==> flow/design.v <==
module configurable_dnn_accelerator (
    input clk,                     
    input rst_n,                   
    input start,                   
    input load_params,             
    input [7:0] param_data,       
    input [3:0] param_addr,       
    input param_valid,             
    input [7:0] input_data_0,     
    input [7:0] input_data_1,     
    input [7:0] input_data_2,     
    input [7:0] input_data_3,     
    output reg [15:0] output_data_0,  
    output reg [15:0] output_data_1,  
    output reg done,               
    output reg valid,              
    output reg params_loaded       
);
    reg [7:0] weights_layer1 [0:11];   
    reg [7:0] weights_layer2 [0:5];    
    reg [15:0] bias_layer1 [0:2];      
    reg [15:0] bias_layer2 [0:1];      
    reg [15:0] hidden_layer [0:2];     
    reg [15:0] mac_result;             
    reg [2:0] state;                   
    reg [1:0] neuron_idx;               
    reg [1:0] input_idx;                
    reg [4:0] param_load_addr;          
    localparam IDLE = 3'b000;
    localparam LOAD_PARAMS = 3'b001;
    localparam LAYER1_COMPUTE = 3'b010;
    localparam LAYER2_COMPUTE = 3'b011;
    localparam DONE_STATE = 3'b100;
    wire [7:0] current_input;
    wire [7:0] current_weight;
    wire [15:0] mac_out;
    assign current_input = (input_idx == 2'b00) ? input_data_0 :
                          (input_idx == 2'b01) ? input_data_1 :
                          (input_idx == 2'b10) ? input_data_2 : input_data_3;
    assign current_weight = (state == LAYER1_COMPUTE) ? 
                           weights_layer1[neuron_idx * 4 + input_idx] :
                           weights_layer2[neuron_idx * 3 + input_idx];
    mac_unit mac_inst (
        .A(current_input),
        .W(current_weight),
        .B(mac_result),
        .C(mac_out)
    );
    always @(posedge clk or negedge rst_n) begin
        if (!rst_n) begin
            state <= IDLE;
            neuron_idx <= 0;
            input_idx <= 0;
            mac_result <= 0;
            done <= 0;
            valid <= 0;
            params_loaded <= 0;
            param_load_addr <= 0;
        end else begin
            case (state)
                IDLE: begin
                    if (load_params) begin
                        state <= LOAD_PARAMS;
                        param_load_addr <= 0;
                        params_loaded <= 0;
                    end else if (start && params_loaded) begin
                        state <= LAYER1_COMPUTE;
                        neuron_idx <= 0;
                        input_idx <= 0;
                        mac_result <= bias_layer1[0];
                        done <= 0;
                        valid <= 0;
                    end
                end
                LOAD_PARAMS: begin
                    if (param_valid) begin
                        if (param_load_addr < 12) begin
                            weights_layer1[param_load_addr[3:0]] <= param_data;
                        end else if (param_load_addr < 18) begin
                            weights_layer2[param_load_addr[3:0] - 12] <= param_data;
                        end else if (param_load_addr < 21) begin
                            if (param_load_addr[0] == 0) begin
                                bias_layer1[param_load_addr[3:1] - 9][7:0] <= param_data;
                            end else begin
                                bias_layer1[param_load_addr[3:1] - 9][15:8] <= param_data;
                            end
                        end else if (param_load_addr < 23) begin
                            if (param_load_addr[0] == 0) begin
                                bias_layer2[param_load_addr[3:1] - 10][7:0] <= param_data;
                            end else begin
                                bias_layer2[param_load_addr[3:1] - 10][15:8] <= param_data;
                            end
                        end
                        param_load_addr <= param_load_addr + 1;
                        if (param_load_addr >= 22) begin
                            state <= IDLE;
                            params_loaded <= 1;
                        end
                    end
                end
                LAYER1_COMPUTE: begin
                    if (input_idx < 3) begin
                        mac_result <= mac_out;
                        input_idx <= input_idx + 1;
                    end else begin
                        hidden_layer[neuron_idx] <= mac_out;
                        input_idx <= 0;
                        if (neuron_idx < 2) begin
                            neuron_idx <= neuron_idx + 1;
                            mac_result <= bias_layer1[neuron_idx + 1];
                        end else begin
                            state <= LAYER2_COMPUTE;
                            neuron_idx <= 0;
                            input_idx <= 0;
                            mac_result <= bias_layer2[0];
                        end
                    end
                end
                LAYER2_COMPUTE: begin
                    if (input_idx < 2) begin
                        mac_result <= mac_out;
                        input_idx <= input_idx + 1;
                    end else begin
                        if (neuron_idx == 0) begin
                            output_data_0 <= mac_out;
                        end else begin
                            output_data_1 <= mac_out;
                        end
                        input_idx <= 0;
                        if (neuron_idx < 1) begin
                            neuron_idx <= neuron_idx + 1;
                            mac_result <= bias_layer2[neuron_idx + 1];
                        end else begin
                            state <= DONE_STATE;
                            done <= 1;
                            valid <= 1;
                        end
                    end
                end
                DONE_STATE: begin
                    if (!start) begin
                        state <= IDLE;
                        done <= 0;
                        valid <= 0;
                    end
                end
                default: state <= IDLE;
            endcase
        end
    end
endmodule
module mac_unit (
    input [7:0] A,     
    input [7:0] W,     
    input [15:0] B,    
    output [15:0] C    
);
    wire [15:0] product; 
    assign product = A * W; 
    assign C = product + B; 
endmodule
-- Reports on configurable_dnn_accelerator
Tool output for the design above, in the order of the flow.
Lines are those of the file above, counted from 1.
Operators carry their Yosys type and port widths (W data, S select, Z words).
Cell names lack the library's common part.
Not given: --
- top module: configurable_dnn_accelerator
- clock: clk
- library: sky130hd
- timing corner: tt_025C_1v80

-- After elaboration
Counts by Yosys on the flattened word-level netlist (proc, flatten, opt, wreduce). Print and check cells are left out. Cells with the same type and inputs are merged into one.
- noted register bits after elaboration: 286
- memories: 0
- noted memory bits (read-only): 0
- bits in latches at 0
- noted clocked read ports x word width: 0
- output and inout bits: 35
- noted RAM bits: 0
- input bits: 49
- cells after elaboration at 218
- noted order comparisons: 9
- shifts and indexed selects: 0
- noted bitwise gates (word level): 8
- add/subtract/negate cells at 9
- $mul at 2
- reductions and logical operators: 50
- muxes and demuxes: 48
- divide/modulo/power cells at 0
- noted eq/ne operators: 55
- operator list (operator ; number):
    $mul A8 B8 Y16 ; 1
    $pmux W8 S12 ; 1
    $pmux W16 S3 ; 2
    $mux W16 ; 6
    $reduce_and A5 Y1 ; 12
    $reduce_and A8 Y1 ; 7
    $reduce_and A6 Y1 ; 8
    $pmux W8 S6 ; 1
    $reduce_and A9 Y1 ; 4
    $eq A4 B3 Y1 const B ; 8
    $eq A4 B4 Y1 const B ; 8
    $pmux W16 S2 ; 1
    $mux W8 ; 4
    $mux W3 ; 9
    $ne A2 B2 Y1 const B ; 11
    $eq A3 B2 Y1 const B ; 6
    $add A16 B16 Y16 ; 1
    $eq A4 B2 Y1 const B ; 4
    $reduce_and A4 Y1 ; 4
    $mux W2 ; 8
    $eq A3 B3 Y1 const B ; 5
    $lt A5 B5 Y1 const B ; 3
    $pmux W3 S5 ; 1
    $pmux W2 S3 ; 2
    $pmux W5 S2 ; 1
    $mux W5 ; 2
    $eq A3 B1 Y1 const B ; 3
    $logic_not A3 Y1 ; 3
Other operator kinds: 26; their cells: 55.

-- Longest topological paths
Longest topological path by Yosys (ltp), each cell counted once; first at word level (registers and memories cut), then after technology mapping (sequential cells cut; the memories' decode and read muxes count).
- word-level depth at 9
- ABC_AREA at 0
- gate-level depth with buffers at 30
- noted mapped depth without buffers: 25

-- Netlist
Source: synth_stat.txt of the flow (Yosys; design flattened, memories mapped). It holds for the ABC_AREA given above (unset counts as 0); a run with the other value may have another netlist.
Totals and module areas in this step are rounded.
- cell types (cell type ; number ; total area (sq um)):
    edfxtp_1 ; 256 ; 7.69E+03
    fa_1 ; 51 ; 1.02E+03
    dfrtp_1 ; 31 ; 775.744
    ha_1 ; 50 ; 625.6
    inv_1 ; 111 ; 416.65
    nor2_1 ; 90 ; 337.824
    a21oi_1 ; 60 ; 300.288
    nand2_1 ; 66 ; 247.738
    a221oi_1 ; 26 ; 227.718
    a22o_1 ; 24 ; 210.202
    mux2_2 ; 17 ; 191.434
    mux2i_1 ; 19 ; 190.182
    o21ai_0 ; 33 ; 165.158
    a22oi_1 ; 20 ; 150.144
    nand2b_1 ; 22 ; 137.632
    clkbuf_1 ; 35 ; 131.376
    a222oi_1 ; 11 ; 110.106
    o21bai_1 ; 13 ; 97.594
Other cell types: 59; their cells: 201.
- noted buffers: 52
- noted area of sequential cells: 8489 sq um
- noted mapped flip-flops: 288
- chip area (Yosys) at 14510 sq um
- cell count: 1136
By module: a second synthesis without flattening, with its own total; a netlist apart from the flattened one above.
- noted cell total of the unflattened synthesis: 1144
- area total of the unflattened synthesis at 14670 sq um
Each row is one instance without its submodules.
- modules (module ; sequential area (sq um) ; times used ; cells ; area (sq um)):
    configurable_dnn_accelerator ; 8489 ; 1 ; 829 ; 12120
    mac_unit ; 0.0 ; 1 ; 315 ; 2545

-- Timing after synthesis
Source: OpenSTA report_checks on the synthesized netlist (no wires, ideal clock, input and output delay 20% of the period each), path of least setup slack; recovery checks are left aside. Register names are those of the netlist, which keeps one name where synthesis merged equal registers.
- path type: register -> register
- start: register neuron_idx[0]
- end: register mac_result[15]
- noted period: 7.88 ns
- path buffers at 5
- data arrival time: 7.723 ns
- setup time: 0.124 ns
- data required time: 7.756 ns
- stages at 29
- time at the first pin at 0.000 ns
- slack: 0.033 ns
- noted path delay: 7.847 ns
- noted synthesis period reached: 7.847 ns
"path delay" = arrival - input delay + setup time.
"stages": output pins that drive a net of the path, with the launching flip-flop's if there is one; two outputs of one cell count as two.
"synthesis period reached" = period - worst setup slack (recovery checks aside). The figure is calculated, with input and output delays left at 20% of the set period.
The rows between start and end are the longest chain of elaborated cells between them; the timing report does not say that the signal goes this way. Where chains are equally long, one stands for them.
A line is the first line of the expression or statement that the cell stems from. Yosys adds cells for indexed reads and writes and turns some case tables into memories.
At most two assigning lines are given for a register; there are more.
- path through: dfrtp_1 > clkbuf_1 > clkbuf_1 > inv_1 > fa_1 > inv_1 > ha_1 > xor3_2 > buf_6 > buf_6 > nor3_1 > o31a_1 > o31a_1 > or2_1 > fa_1 > fa_1 > inv_1 > fa_1 > inv_1 > fa_1 > inv_1 > ha_1 > clkbuf_1 > a21o_1 > a311o_1 > a221oi_1 > o21ai_1 > xnor2_1 > o31a_1
- length of the longest elaborated chain at 9
- noted elaborated cells between the ends (all ways): 42
- those cells by class: add/sub (4); mul (2); compare (2); eq/ne (19); mux (10); logic (1); reduce/logical (4)
- ends and longest elaborated chain, after synthesis (what ; RTL line ; text):
    from (decl) ; 26 ; reg [1:0] neuron_idx;
    from (assign) ; 109 ; neuron_idx <= neuron_idx + 1;
    from (assign) ; 131 ; neuron_idx <= neuron_idx + 1;
    $mul A2 B2 Y3 ; 42 ; weights_layer2[neuron_idx * 3 + input_idx];
    $add A3 B2 Y3 ; 42 ;
    $eq A3 B3 Y1 ; 42 ;
    $pmux W8 S6 ; 42 ;
    $mux W8 ; 40 ; assign current_weight = (state == LAYER1_COMPUTE) ?
    $mul A8 B8 Y16 ; 159 ;
    $add A16 B16 Y16 ; 160 ;
    $mux W16 ; 120 ; if (input_idx < 2) begin
    $pmux W16 S3 ; 60 ; case (state)
    to (assign) ; 70 ; mac_result <= bias_layer1[0];
    to (assign) ; 103 ; mac_result <= mac_out;
    to (decl) ; 24 ; reg [15:0] mac_result;
Some nets on the timed path still bear RTL names; the line given drives or declares the net.
- named nets, after synthesis (signal ; RTL line):
    mac_inst.C[15] ; 160

-- Worst path after layout
Path of least setup slack in the final report of entry A (OpenROAD, finished layout, wires in). Where an end is a register, its clock arrival counts in the times.
- path type: register -> register
- start: register neuron_idx[1]
- end: register output_data_1[15]
- setup time: 0.23 ns
- noted period: 16.1 ns
- data required time: 16.40 ns
- data arrival time: 10.34 ns
- path buffers at 0
- stages at 24
- time at the first pin at 0.55 ns
- slack: 6.06 ns
The rows between start and end are the longest chain of elaborated cells between them; the timing report does not say that the signal goes this way. Where chains are equally long, one stands for them.
At most two assigning lines are given for a register; there are more.
Ways into the end's enable are left out, as the timed path ends at the data pin.
- path through: dfrtp_1 > clkinv_1 > fa_1 > inv_1 > ha_1 > xor3_2 > mux2i_4 > nor2_1 > a2111oi_2 > a21oi_2 > nand2b_1 > fa_1 > fa_1 > inv_1 > fa_1 > inv_1 > fa_1 > inv_1 > ha_1 > a21o_1 > a311o_1 > a221oi_1 > o21ai_1 > xnor2_1
- length of the longest elaborated chain at 7
- noted elaborated cells between the ends (all ways): 26
- source lines of those cells at 5
- those cells by class: add/sub (3); mul (2); eq/ne (16); mux (3); reduce/logical (2)
- ends and longest elaborated chain, post-layout (what ; RTL line ; text):
    from (decl) ; 26 ; reg [1:0] neuron_idx;
    from (assign) ; 109 ; neuron_idx <= neuron_idx + 1;
    from (assign) ; 131 ; neuron_idx <= neuron_idx + 1;
    $mul A2 B2 Y3 ; 42 ; weights_layer2[neuron_idx * 3 + input_idx];
    $add A3 B2 Y3 ; 42 ;
    $eq A3 B3 Y1 ; 42 ;
    $pmux W8 S6 ; 42 ;
    $mux W8 ; 40 ; assign current_weight = (state == LAYER1_COMPUTE) ?
    $mul A8 B8 Y16 ; 159 ;
    $add A16 B16 Y16 ; 160 ;
    to (assign) ; 127 ; output_data_1 <= mac_out;
    to (decl) ; 14 ; output reg [15:0] output_data_1,

Subject: configurable_dnn_accelerator on sky130hd, stored results

Hello all,

Record of 2 stored runs of the RTL-to-layout flow on configurable_dnn_accelerator, platform sky130hd. The runs are unordered. Constraints: input delay and output delay 20% of the set period each, output load 0.01 pF.
"achieved period" means the clock period less the worst setup slack. The figure is calculated, with input and output delays left at 20% of the set period.
"time on the worst setup path" = time allowed to the worst setup path (clock period - input delay - output delay, where it has them) - its slack; a late launch clock adds to it, a late capture clock takes from it.
Results are given in rounded form.

Entry A

==> flow/run.sh <==
#!/bin/bash
# the make line also repeats the synthesis and layout settings of config.mk as NAME=value (left out here)
make -C /OpenROAD-flow-scripts/flow DESIGN_CONFIG=/design/flow/config.mk WORK_HOME=/design/flow/orfs CLKGATE_MAP_FILE= finish
==> flow/config.mk <==
export PLATFORM = sky130hd
export DESIGN_NAME = configurable_dnn_accelerator
export DESIGN_NICKNAME = configurable_dnn_accelerator
export VERILOG_FILES = /design/flow/design.v
export SDC_FILE = /design/flow/constraint.sdc
export NUM_CORES = 4
export LEC_CHECK = 0
export CAP_MARGIN = 20
export CELL_PAD_IN_SITES_DETAIL_PLACEMENT = 1
export CORE_MARGIN = 2
export CORE_UTILIZATION = 53
export CTS_CLUSTER_DIAMETER = 364
export CTS_CLUSTER_SIZE = 60
export GPL_ROUTABILITY_DRIVEN = 0
export MIN_ROUTING_LAYER = met2
export SLEW_MARGIN = 10
export TNS_END_PERCENT = 65
==> flow/constraint.sdc <==
create_clock -name core_clock -period 16.1 [get_ports {clk}]
set_input_delay 3.2200 -clock core_clock [delete_from_list [all_inputs] [get_ports {clk}]]
set_output_delay 3.2200 -clock core_clock [all_outputs]
set_load 0.01 [all_outputs]

Measured in entry A:
- summed negative setup slack: 0.000 ns
- noted the achieved period: 10.041 ns
- standard-cell area after layout at 16100 sq um
- time on the worst setup path: 10.04 ns
- worst setup path type: register -> register
- noted the utilization: 0.597
- overall die area: 28730 sq um
- synthesized cell area at 14510 sq um
- noted the post-route worst hold slack: 0.567 ns
- setup slack of the critical path at 6.059 ns

Entry B

==> flow/run.sh <==
#!/bin/bash
# the make line also repeats the synthesis and layout settings of config.mk as NAME=value (left out here)
make -C /OpenROAD-flow-scripts/flow DESIGN_CONFIG=/design/flow/config.mk WORK_HOME=/design/flow/orfs CLKGATE_MAP_FILE= finish
==> flow/config.mk <==
export PLATFORM = sky130hd
export DESIGN_NAME = configurable_dnn_accelerator
export DESIGN_NICKNAME = configurable_dnn_accelerator
export VERILOG_FILES = /design/flow/design.v
export SDC_FILE = /design/flow/constraint.sdc
export NUM_CORES = 4
export LEC_CHECK = 0
export CAP_MARGIN = 20
export CORE_MARGIN = 2
export CORE_UTILIZATION = 23
export SLEW_MARGIN = 20
==> flow/constraint.sdc <==
create_clock -name core_clock -period 8.99 [get_ports {clk}]
set_input_delay 1.7980 -clock core_clock [delete_from_list [all_inputs] [get_ports {clk}]]
set_output_delay 1.7980 -clock core_clock [all_outputs]
set_load 0.01 [all_outputs]

Measured in entry B:
- summed negative setup slack: 0.000 ns
- noted the achieved period: 8.166 ns
- standard-cell area after layout at 17390 sq um
- time on the worst setup path: 8.17 ns
- worst setup path type: register -> register
- noted the utilization: 0.277
- overall die area: 65130 sq um
- synthesized cell area at 14510 sq um
- noted the post-route worst hold slack: 0.518 ns
- setup slack of the critical path at 0.824 ns

Thanks
